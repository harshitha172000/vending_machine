==> flow/design.v <==
`timescale 1ns / 1ps
module vm( input wire clk, input reset,
 input [1:0]coin, output reg [2:0]out, output reg [1:0]change, input [2:0] choice);
 localparam idle=0;
 localparam coffee=1;
 localparam snacks=2;
 localparam water=3;
 localparam wait_coffee=4;
 localparam wait1_snack=5;
 localparam wait2_snack=6;
 localparam cooldrinks=7;
 localparam wait_cooldrinks=8;
 reg [2:0] state;
 always@(posedge clk) begin
 if (reset) begin
 state<=idle;
 out<=3'b000;
 change<=0;
 end
 else begin
 case(state)
 idle: if (choice==1)begin
       state<=coffee;
       out<=3'b00;
       change<=0;
       end
       else if(choice==2)begin
       state<=snacks;
       out<=3'b000;
       change<=0;
       end
       else if(choice==3)begin
       state<=water;
       out<=3'b000;
       change<=0;
       end
       else if (choice==4)begin
       state<=cooldrinks;
       out<=3'b000;
       change<=0;
       end
       else begin
       state<=idle;
       out<=3'b000;
       change<=0;
       end
 coffee:if (coin==1)begin
        state<=wait_coffee;
        out<=3'b000;
        change<=0;
        end
        else if (coin==2)begin
        out<=3'b001;
        change<=0;
        state<=idle;
        end
        else if (coin==3) begin
        out<=3'b001;
        change<=2'd1;
        state<=idle;
        end
        else begin
        state<=idle;
        end
 wait_coffee: if (coin==1) begin
              out<=3'b001;
              change<=0;
              state<=idle;
              end
              else if (coin==2) begin
              out<=3'b001;
              change<=2'd1;
              state<=idle;
              end
              else if (coin==3) begin
              out<=3'b001;
              change<=2'd2;
              state<=idle;
              end
              else
              state<=idle;
  snacks:if (coin==1)begin
         state<=wait1_snack;
         out<=3'b000;
         change<=0;
         end
         else if (coin==2)begin
         out<=3'b000;
         change<=0;
         state<=wait2_snack;
         end
         else if (coin==3)begin
         out<=3'b010;
         change<=0;
         state<=idle;
         end
         else begin
         state<=idle;
         end
 wait1_snack: if (coin==1) begin
              state<=wait2_snack;
              out<=3'b000;
              change<=0;
              end
              else if (coin==2) begin
              out<=3'b010;
              change<=0;
              state<=idle;
              end
              else if (coin==3) begin
              out<=3'b010;
              change<=2'd1;
              state<=idle;
              end
              else begin
              state<=idle;
              end
 wait2_snack: if (coin==1) begin
              state<=idle;
              out<=3'b010;
              change<=0;
              end
              else if (coin==2) begin
              out<=3'b010;
              change<=2'd1;
              state<=idle;
              end
              else if (coin==3) begin
              state<=idle;
              out<=3'b010;
              change<=2'd2;
              end
              else
              state<=idle;
 water:     if (coin==1)begin
             state<=idle;
             out<=3'b011;
             change<=0;
             end
             else if (coin==2)begin
             out<=3'b011;
             change<=2'd1;
             state<=idle;
             end
             else if (coin==3)begin
             out<=3'b011;
             change<=2'd2;
             state<=idle;
             end
             else begin
             state<=idle;
             end
 cooldrinks:if (coin==1)begin
        state<=wait_cooldrinks;
        out<=0;
        change<=0;
        end
        else if (coin==2)begin
        out<=4;
        change<=0;
        state<=idle;
        end
        else if (coin==3) begin
        out<=4;
        change<=2'd1;
        state<=idle;
        end
        else begin
        state<=idle;
        end
 wait_cooldrinks: if (coin==1) begin
              out<=4;
              change<=0;
              state<=idle;
              end
              else if (coin==2) begin
              out<=4;
              change<=2'd1;
              state<=idle;
              end
              else if (coin==3) begin
              out<=4;
              change<=2'd2;
              state<=idle;
              end
              else
              state<=idle;           
 endcase
 end
 end
endmodule
From RTL to reports: vm
The steps from the RTL of vm to its reports follow in flow order.
Lines are those of the file above, counted from 1.
Not given: --

set-up
  top module = vm
  clock port = clk
  standard-cell library = sky130hd
  library corner = tt_025C_1v80

Elaborated design
Source: Yosys, flattened and elaborated, memories not mapped. Widths are those after wreduce. Registers that Yosys merges into a memory's read port (data or address) are not register bits. Print and check cells do not count. Equal cells are merged and count once.

word-level totals
  bits in registers = 8
  bits in latches = 0
  bits in writable memories = 0
  memory bits (read-only) = 0
  word width x clocked read ports = 0
  memory cells = 0
  input port bits = 7
  output and inout bits = 5
  word-level cells = 65

cells by class
  add/subtract/negate cells = 0
  $mul = 0
  divide/modulo/power cells = 0
  $lt $le $gt $ge = 0
  eq/ne operators = 19
  shift operators = 0
  muxes and demuxes = 36
  bitwise logic cells = 0
  reduce/logical cells = 7

operators by type and width
  operator                                      number
  2-to-1 mux 3 bit                              24
  case mux 3 bit (select 8 bit)                 1
  2-to-1 mux 2 bit                              9
  equality test 3 bit with constant B           5
  case mux 3 bit (select 5 bit)                 1
  equality test 3 x 2 -> 1 bit with constant B  4
  != test 4 bit with constant B                 3
  != test 4 x 1 -> 1 bit with constant B        2
  nonzero test 8 bit                            1
  case mux 2 bit (select 4 bit)                 1
  equality test 3 x 1 -> 1 bit with constant B  2
  OR reduction 3 bit                            2
  equality test 2 bit with constant B           2
  AND reduction 4 bit                           1
  OR reduction 4 bit                            1
  logical NOT 3 bit                             1
  AND reduction 3 bit                           1
  equality test 2 x 1 -> 1 bit with constant B  1

Longest topological paths
Longest topological path by Yosys (ltp), each cell counted once; first at word level (registers and memories cut), then after technology mapping (sequential cells cut; the memories' decode and read muxes count).

logic depth
  depth after elaboration = 6
  ABC_AREA = 0
  depth in mapped cells = 7
  mapped depth without buffers = 6

Synthesis result
Source: synth_stat.txt of the flow (Yosys; design flattened, memories mapped). It holds for the ABC_AREA given above (unset counts as 0); a run with the other value may have another netlist.

cell types
  cell                       number  area in all (µm²)
  sky130_fd_sc_hd__dfxtp_1   13      260.25
  sky130_fd_sc_hd__ha_1      3       37.536
  sky130_fd_sc_hd__nor3_1    5       25.024
  sky130_fd_sc_hd__nor4_4    1       21.27
  sky130_fd_sc_hd__a21oi_1   4       20.019
  sky130_fd_sc_hd__nand2b_1  3       18.768
  sky130_fd_sc_hd__nor2_1    5       18.768
  sky130_fd_sc_hd__a22o_1    2       17.517
  sky130_fd_sc_hd__a211oi_1  2       15.014
  sky130_fd_sc_hd__o21ai_0   3       15.014
  sky130_fd_sc_hd__and3_1    2       12.512
  sky130_fd_sc_hd__nor3b_2   1       12.512
  sky130_fd_sc_hd__a21boi_2  1       11.261
  sky130_fd_sc_hd__inv_1     3       11.261
  sky130_fd_sc_hd__nand2_1   3       11.261
  sky130_fd_sc_hd__o2111a_1  1       11.261
  sky130_fd_sc_hd__or3_4     1       11.261
  sky130_fd_sc_hd__a311o_1   1       10.01

Not listed: further types 19, cells in them 21.

synthesis totals
  standard cells after synthesis = 75
  synthesis area = 694.4 µm²
  area of sequential cells = 260.2 µm²
  flip-flop cells = 13
  buffers = 1

Timing after synthesis
OpenSTA on the mapped netlist: ideal clock, no wires. The path of least setup slack (recovery checks aside). Input and output delay are each 20% of the period. Register names are those of the netlist, which keeps one name where synthesis merged equal registers.

path post-synthesis
  kind = input -> register
  start point = input coin[1]
  end point = register out[2]
  clock period = 1.41 ns
  external input delay = 0.282 ns
  setup time = 0.117 ns
  launch time at the first pin = 0.282 ns
  data arrival time = 1.355 ns
  data required time = 1.293 ns
  path slack = -0.062 ns
  delay of the path = 1.190 ns
  driving pins on the path = 7
  buffers on the path = 1
  period reached after synthesis = 1.472 ns

"delay of the path" = arrival - input delay + setup time.
"driving pins on the path" counts driving pins, that of a launching flip-flop among them; a cell with two outputs on the path counts twice.
"period reached after synthesis" is the clock period less the worst setup slack; recovery checks do not enter. This is arithmetic on one report: input and output delays are still those of the set period (20% each).
Between the ends stands the longest chain of elaborated cells between them, by number of cells; it is not shown to be the way that was timed. Of several equally long chains one is given.
Each line given opens the expression or statement behind the cell; cells for indexed reads and writes are added by Yosys, which also makes memories of some case tables.
A register here has more assigning lines than the two given.

on the way, post-synthesis
  cell sequence = sky130_fd_sc_hd__inv_1 > sky130_fd_sc_hd__ha_1 > sky130_fd_sc_hd__buf_2 > sky130_fd_sc_hd__nor3_1 > sky130_fd_sc_hd__o21a_1 > sky130_fd_sc_hd__a211oi_1 > sky130_fd_sc_hd__a32o_1
  cells in the longest elaborated chain = 5
  elaborated cells between the ends (all ways) = 23
  those cells by class = eq/ne: 5; mux: 17; reduce/logical: 1

RTL lines, path post-synthesis
  element                        RTL line  source
  start, declared                3         input [1:0]coin, output reg [2:0]out, output reg [1:0]change, input [2:0] choice);
  equality test 2 bit            163       else if (coin==3) begin
  2-to-1 mux 3 bit               163
  2-to-1 mux 3 bit               158       else if (coin==2)begin
  2-to-1 mux 3 bit               153       cooldrinks:if (coin==1)begin
  case mux 3 bit (select 8 bit)  21        case(state)
  end, assigned                  17        out<=3'b000;
  end, assigned                  24        out<=3'b00;
  end, declared                  3

Worst path after layout
From the final timing report of stored run 1: the path of least setup slack in the routed layout; clock arrival at registers is part of the times.

path post-layout
  kind = input -> register
  start point = input coin[0]
  end point = register out[2]
  clock period = 1.79 ns
  external input delay = 0.36 ns
  setup time = 0.10 ns
  launch time at the first pin = 0.36 ns
  data arrival time = 1.78 ns
  data required time = 1.96 ns
  path slack = 0.17 ns
  driving pins on the path = 7
  buffers on the path = 2

Between the ends stands the longest chain of elaborated cells between them, by number of cells; it is not shown to be the way that was timed. Of several equally long chains one is given.
A register here has more assigning lines than the two given.

on the way, post-layout
  cell sequence = sky130_fd_sc_hd__dlygate4sd2_1 > sky130_fd_sc_hd__ha_1 > sky130_fd_sc_hd__buf_4 > sky130_fd_sc_hd__nor3_4 > sky130_fd_sc_hd__o21a_1 > sky130_fd_sc_hd__a211oi_2 > sky130_fd_sc_hd__a32o_1
  cells in the longest elaborated chain = 5
  elaborated cells between the ends (all ways) = 23
  those cells by class = eq/ne: 5; mux: 17; reduce/logical: 1

RTL lines, path post-layout
  element                        RTL line  source
  start, declared                3         input [1:0]coin, output reg [2:0]out, output reg [1:0]change, input [2:0] choice);
  equality test 2 bit            163       else if (coin==3) begin
  2-to-1 mux 3 bit               163
  2-to-1 mux 3 bit               158       else if (coin==2)begin
  2-to-1 mux 3 bit               153       cooldrinks:if (coin==1)begin
  case mux 3 bit (select 8 bit)  21        case(state)
  end, assigned                  17        out<=3'b000;
  end, assigned                  24        out<=3'b00;
  end, declared                  3

Memo
Re: implementation data of vm

Module vm, platform sky130hd: 2 stored runs of the flow (Yosys, OpenROAD) with differing settings, in no particular order. Input and output delays are each 20% of the period that was set; the output load is 0.01 pF.
"achieved clock period (ns)": clock period set for the run, less the worst setup slack. It is reckoned from that one timing run; input and output delays stay at 20% of the period that was set.
"worst setup path time (ns)": the worst setup path's part of the clock period (all of it between registers, 20% less for each end at a port) less its slack. A launch clock that arrives late makes it longer, a capture clock that arrives late makes it shorter.
By "finish__power__total" is meant OpenSTA's value without simulated activity: inputs other than the clock are taken to toggle once in ten clock periods, and the tool carries that through the logic.

settings of stored run 1
{
  "period_ns": 1.79,
  "CORE_UTILIZATION": 51,
  "SETUP_SLACK_MARGIN": 0.09,
  "PLACE_DENSITY": 0.64,
  "CORE_MARGIN": 5,
  "ABC_AREA": 0,
  "GPL_TIMING_DRIVEN": 0,
  "GPL_ROUTABILITY_DRIVEN": 1,
  "CTS_CLUSTER_SIZE": 39,
  "CTS_CLUSTER_DIAMETER": 313,
  "CAP_MARGIN": 15,
  "SLEW_MARGIN": 5,
  "MIN_ROUTING_LAYER": "met2",
  "MAX_ROUTING_LAYER": "met5"
}
report of stored run 1
yosys chip area after synthesis (um^2): 694.4
finish__design__die__area: 2199.6
finish__design__instance__area__stdcell: 864.6
finish__design__instance__utilization: 0.6644
finish__timing__setup__ws: 0.172
finish__timing__setup__tns: 0.000
finish__timing__hold__ws: 0.490
finish__power__total: 5.857e-04
achieved clock period (ns): 1.618
worst setup path time (ns): 1.26
worst setup path kind: input -> register

settings of stored run 2
{
  "period_ns": 1.56,
  "CAP_MARGIN": 20,
  "CORE_MARGIN": 2,
  "CORE_UTILIZATION": 40,
  "SLEW_MARGIN": 20
}
report of stored run 2
yosys chip area after synthesis (um^2): 694.4
finish__design__die__area: 2085.3
finish__design__instance__area__stdcell: 959.7
finish__design__instance__utilization: 0.5745
finish__timing__setup__ws: 0.043
finish__timing__setup__tns: 0.000
finish__timing__hold__ws: 0.482
finish__power__total: 6.983e-04
achieved clock period (ns): 1.517
worst setup path time (ns): 1.21
worst setup path kind: input -> register
